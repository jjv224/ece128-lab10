==> flow/design.v <==
`timescale 1ns / 1ps
module RAM(i_clk, i_rst, i_write_en, i_addr, i_write_data, o_read_data);
parameter DATA_W = 8;
parameter SIZE = 8;
parameter ADDR_W = 3;
input i_clk, i_rst, i_write_en;
input [ADDR_W-1:0] i_addr;
input [DATA_W-1:0] i_write_data;
output reg [DATA_W-1:0] o_read_data;
reg[DATA_W-1:0] mem[0:SIZE-1];
integer i;
always @ (posedge i_clk) begin
    if(i_rst) begin  
        for(i=0; i<SIZE; i=i+1) begin
            mem[i] <= 0;
        end
    end
    else begin
    if(i_write_en)
        mem[i_addr] <= i_write_data;
    else
        o_read_data <= mem[i_addr];
    end
end
endmodule
# From RTL to reports: RAM

Tool output for the design above, in the order of the flow.
Line numbers count from 1 in the design file above.
Library cell names are shortened.
The mark -- stands for no value.

Design top: RAM
Clock input: i_clk
Library: sky130hd
Library corner: tt_025C_1v80

# Word-level counts

Source: Yosys, flattened and elaborated, memories not mapped. Widths are those after wreduce. Registers that Yosys merges into a memory's read port (data or address) are not register bits. Print and check cells do not count. Equal cells are merged and count once.
Memory sizes are those after Yosys's memory passes, which may raise the word count (mostly to a power of two), join words into wider ones and drop unused or constant bits.

Bits in read-only memories: 0
Memories: 1
Flip-flop bits (word level): 0
Bits in latches: 0
Memory bits (writable): 64
Word-level cells: 11
Output and inout bits: 8

Memory list:

| name | words | bits a word | RTL line | RTL |
| mem  | 8     | 8           | 10       | `reg[DATA_W-1:0] mem[0:SIZE-1];` |

Bitwise gates (word level): 2
Order comparisons: 0
Multiplexer cells: 7
Equal/unequal tests: 0
Shift operators: 0
Multipliers: 0
Add/subtract/negate cells: 0
Reduce/logical cells: 1
Div/mod/pow operators: 0

Operators by type and width:

| cell                | count |
| 8-bit 2-to-1 mux    | 2 |
| 3-bit 2-to-1 mux    | 2 |
| 1-bit 2-to-1 mux    | 3 |
| 1-bit inverter      | 2 |
| 2-bit AND reduction | 1 |

# Longest topological paths

Yosys ltp: most cells in a row. Word level: on the elaborated netlist, between registers, memories and ports. Mapped: between sequential cells and ports; inverters and the memories' decode and read muxes count.

Depth after elaboration: 2
ABC_AREA: 0
Depth in mapped cells: 6
Mapped depth without buffers: 2

# Synthesis result

The flow's flattened synthesis, as Yosys stat reports it; memories are mapped. The netlist is that of the ABC_AREA named above (0 if unset); the other value can give another one.
Totals and module areas in this step are rounded.

Area of sequential cells: 2160 um^2
Mapped area: 3260 um^2
Standard cells after synthesis: 203
Flip-flop cells: 72

Cells by type:

| cell     | count | area in all (um^2) |
| edfxtp_1 | 72    | 2.16E+03 |
| nor3_1   | 64    | 320.307 |
| mux4_1   | 8     | 210.202 |
| mux4_2   | 8     | 180.173 |
| mux2_4   | 4     | 60.058 |
| o21bai_1 | 8     | 60.058 |
| buf_6    | 5     | 56.304 |
| buf_2    | 10    | 50.048 |
| mux2_2   | 4     | 45.043 |
| clkinv_1 | 8     | 30.029 |
| buf_4    | 3     | 22.522 |
| buf_8    | 1     | 15.014 |
| nand2b_1 | 2     | 12.512 |
| or3b_1   | 1     | 8.758 |
| nand3b_1 | 1     | 7.507 |
| or2_1    | 1     | 6.256 |
| clkbuf_1 | 1     | 3.754 |
| nand2_1  | 1     | 3.754 |
| nor2_1   | 1     | 3.754 |

# Worst setup path after synthesis

Path of least setup slack by OpenSTA after synthesis, without wires, with an ideal clock, recovery checks aside; 20% of the period is set as input and as output delay. Where synthesis merged equal registers, the netlist keeps one of their names.

Path kind: input -> register
From: in i_addr[2]
To: mem mem[0][0]
Period: 1.88 ns
Buffers on the path: 3
Driving pins on the path: 5
Delay of the path: 1.627 ns
Required time: 1.505 ns
Setup time: 0.375 ns
Path slack: -0.122 ns
Data arrival time: 1.628 ns
Launch time at the first pin: 0.376 ns
Synthesis period reached: 2.002 ns

"delay of the path" is the arrival time less input delay plus setup time.
"driving pins on the path": output pins that drive a net of the path, with the launching flip-flop's if there is one; two outputs of one cell count as two.
"synthesis period reached" is the clock period less the worst setup slack; recovery checks do not enter. This is arithmetic on one report: input and output delays are still those of the set period (20% each).
The rows between start and end are the longest chain of elaborated cells between them; the timing report does not say that the signal goes this way. Where chains are equally long, one stands for them.
A line is the first line of the expression or statement that the cell stems from. Yosys adds cells for indexed reads and writes and turns some case tables into memories.

Path through: buf_4 > or3b_1 > buf_2 > buf_6 > o21bai_1
Length of the longest elaborated chain: 2
Elaborated cells between the ends (all ways): 2
Classes of those cells: mux: 2

RTL lines, path post-synthesis:

| item               | RTL line | RTL |
| start: declaration | 7        | `input [ADDR_W-1:0] i_addr;` |
| 3-bit 2-to-1 mux   | 19       | `if(i_write_en)` |
| 3-bit 2-to-1 mux   | 13       | `if(i_rst) begin` |
| end: declaration   | 10       | `reg[DATA_W-1:0] mem[0:SIZE-1];` |

# Timing after layout

From the final timing report of job 1: the path of least setup slack in the routed layout; clock arrival at registers is part of the times.

Path kind: input -> register
From: in i_addr[2]
To: reg o_read_data[6]
Period: 2.5 ns
Required time: 2.58 ns
Data arrival time: 2.08 ns
Launch time at the first pin: 0.50 ns
Buffers on the path: 2
Driving pins on the path: 4
Path slack: 0.50 ns
Setup time: 0.25 ns

Path through: clkdlybuf4s50_1 > buf_4 > mux4_2 > mux2_2

RTL lines, path post-layout:

| item               | RTL line | RTL |
| start: declaration | 7        | `input [ADDR_W-1:0] i_addr;` |
| end: declaration   | 9        | `output reg [DATA_W-1:0] o_read_data;` |

Chain of elaborated cells between the ends: none given.

Memo
Re: implementation data of RAM

Measured results for RAM: 2 stored runs of the Yosys and OpenROAD flow on sky130hd. The settings differ; the order carries no meaning. The constraints put input and output delay at 20% of the set period each and load the outputs with 0.01 pF.
"period reached": clock period set for the run, less the worst setup slack. It is reckoned from that one timing run; input and output delays stay at 20% of the period that was set.
By "critical path time" is meant the share of the clock period that the worst setup path is allowed (20% is reserved at inputs, 20% at outputs), minus its slack. Clock arrival times at its registers enter into it.
"total power after layout": no workload was simulated; the value follows from the tool's default switching activity.
Values from the reports are rounded here.

## Job 1

==> flow/run.sh <==
#!/bin/bash
# the make line also repeats the synthesis and layout settings of config.mk as NAME=value (left out here)
make -C /OpenROAD-flow-scripts/flow DESIGN_CONFIG=/design/flow/config.mk WORK_HOME=/design/flow/orfs CLKGATE_MAP_FILE= finish
==> flow/config.mk <==
export PLATFORM = sky130hd
export DESIGN_NAME = RAM
export DESIGN_NICKNAME = RAM
export VERILOG_FILES = /design/flow/design.v
export SDC_FILE = /design/flow/constraint.sdc
export NUM_CORES = 4
export LEC_CHECK = 0
export CAP_MARGIN = 20
export CORE_MARGIN = 2
export CORE_UTILIZATION = 20
export SLEW_MARGIN = 20
==> flow/constraint.sdc <==
create_clock -name core_clock -period 2.5 [get_ports {i_clk}]
set_input_delay 0.5000 -clock core_clock [delete_from_list [all_inputs] [get_ports {i_clk}]]
set_output_delay 0.5000 -clock core_clock [all_outputs]
set_load 0.01 [all_outputs]

| result of job 1 | value |
|---|---|
| critical path time | 1.50 ns |
| kind of the worst setup path | input -> register |
| setup slack of the worst path | 0.499 ns |
| standard-cell area after routing | 4100 um^2 |
| period reached | 2.001 ns |
| Yosys chip area after synthesis | 3260 um^2 |
| total power after layout | 2.90 mW |
| post-route utilization | 25.8% |
| final setup TNS | 0.000 ns |
| area of the die | 17300 um^2 |
| worst-case hold slack | 0.744 ns |

## Job 2

==> flow/run.sh <==
#!/bin/bash
# the make line also repeats the synthesis and layout settings of config.mk as NAME=value (left out here)
make -C /OpenROAD-flow-scripts/flow DESIGN_CONFIG=/design/flow/config.mk WORK_HOME=/design/flow/orfs CLKGATE_MAP_FILE= finish
==> flow/config.mk <==
export PLATFORM = sky130hd
export DESIGN_NAME = RAM
export DESIGN_NICKNAME = RAM
export VERILOG_FILES = /design/flow/design.v
export SDC_FILE = /design/flow/constraint.sdc
export NUM_CORES = 4
export LEC_CHECK = 0
export CAP_MARGIN = 20
export CELL_PAD_IN_SITES_GLOBAL_PLACEMENT = 0
export CORE_MARGIN = 7
export CORE_UTILIZATION = 61
export PLACE_DENSITY_LB_ADDON = 0.17
export SETUP_SLACK_MARGIN = -0.05
export SLEW_MARGIN = 20
export TNS_END_PERCENT = 35
==> flow/constraint.sdc <==
create_clock -name core_clock -period 1.79 [get_ports {i_clk}]
set_input_delay 0.3580 -clock core_clock [delete_from_list [all_inputs] [get_ports {i_clk}]]
set_output_delay 0.3580 -clock core_clock [all_outputs]
set_load 0.01 [all_outputs]

| result of job 2 | value |
|---|---|
| critical path time | 1.49 ns |
| kind of the worst setup path | input -> register |
| setup slack of the worst path | -0.053 ns |
| standard-cell area after routing | 3960 um^2 |
| period reached | 1.843 ns |
| Yosys chip area after synthesis | 3260 um^2 |
| total power after layout | 3.73 mW |
| post-route utilization | 77.1% |
| final setup TNS | -0.432 ns |
| area of the die | 7580 um^2 |
| worst-case hold slack | 0.756 ns |
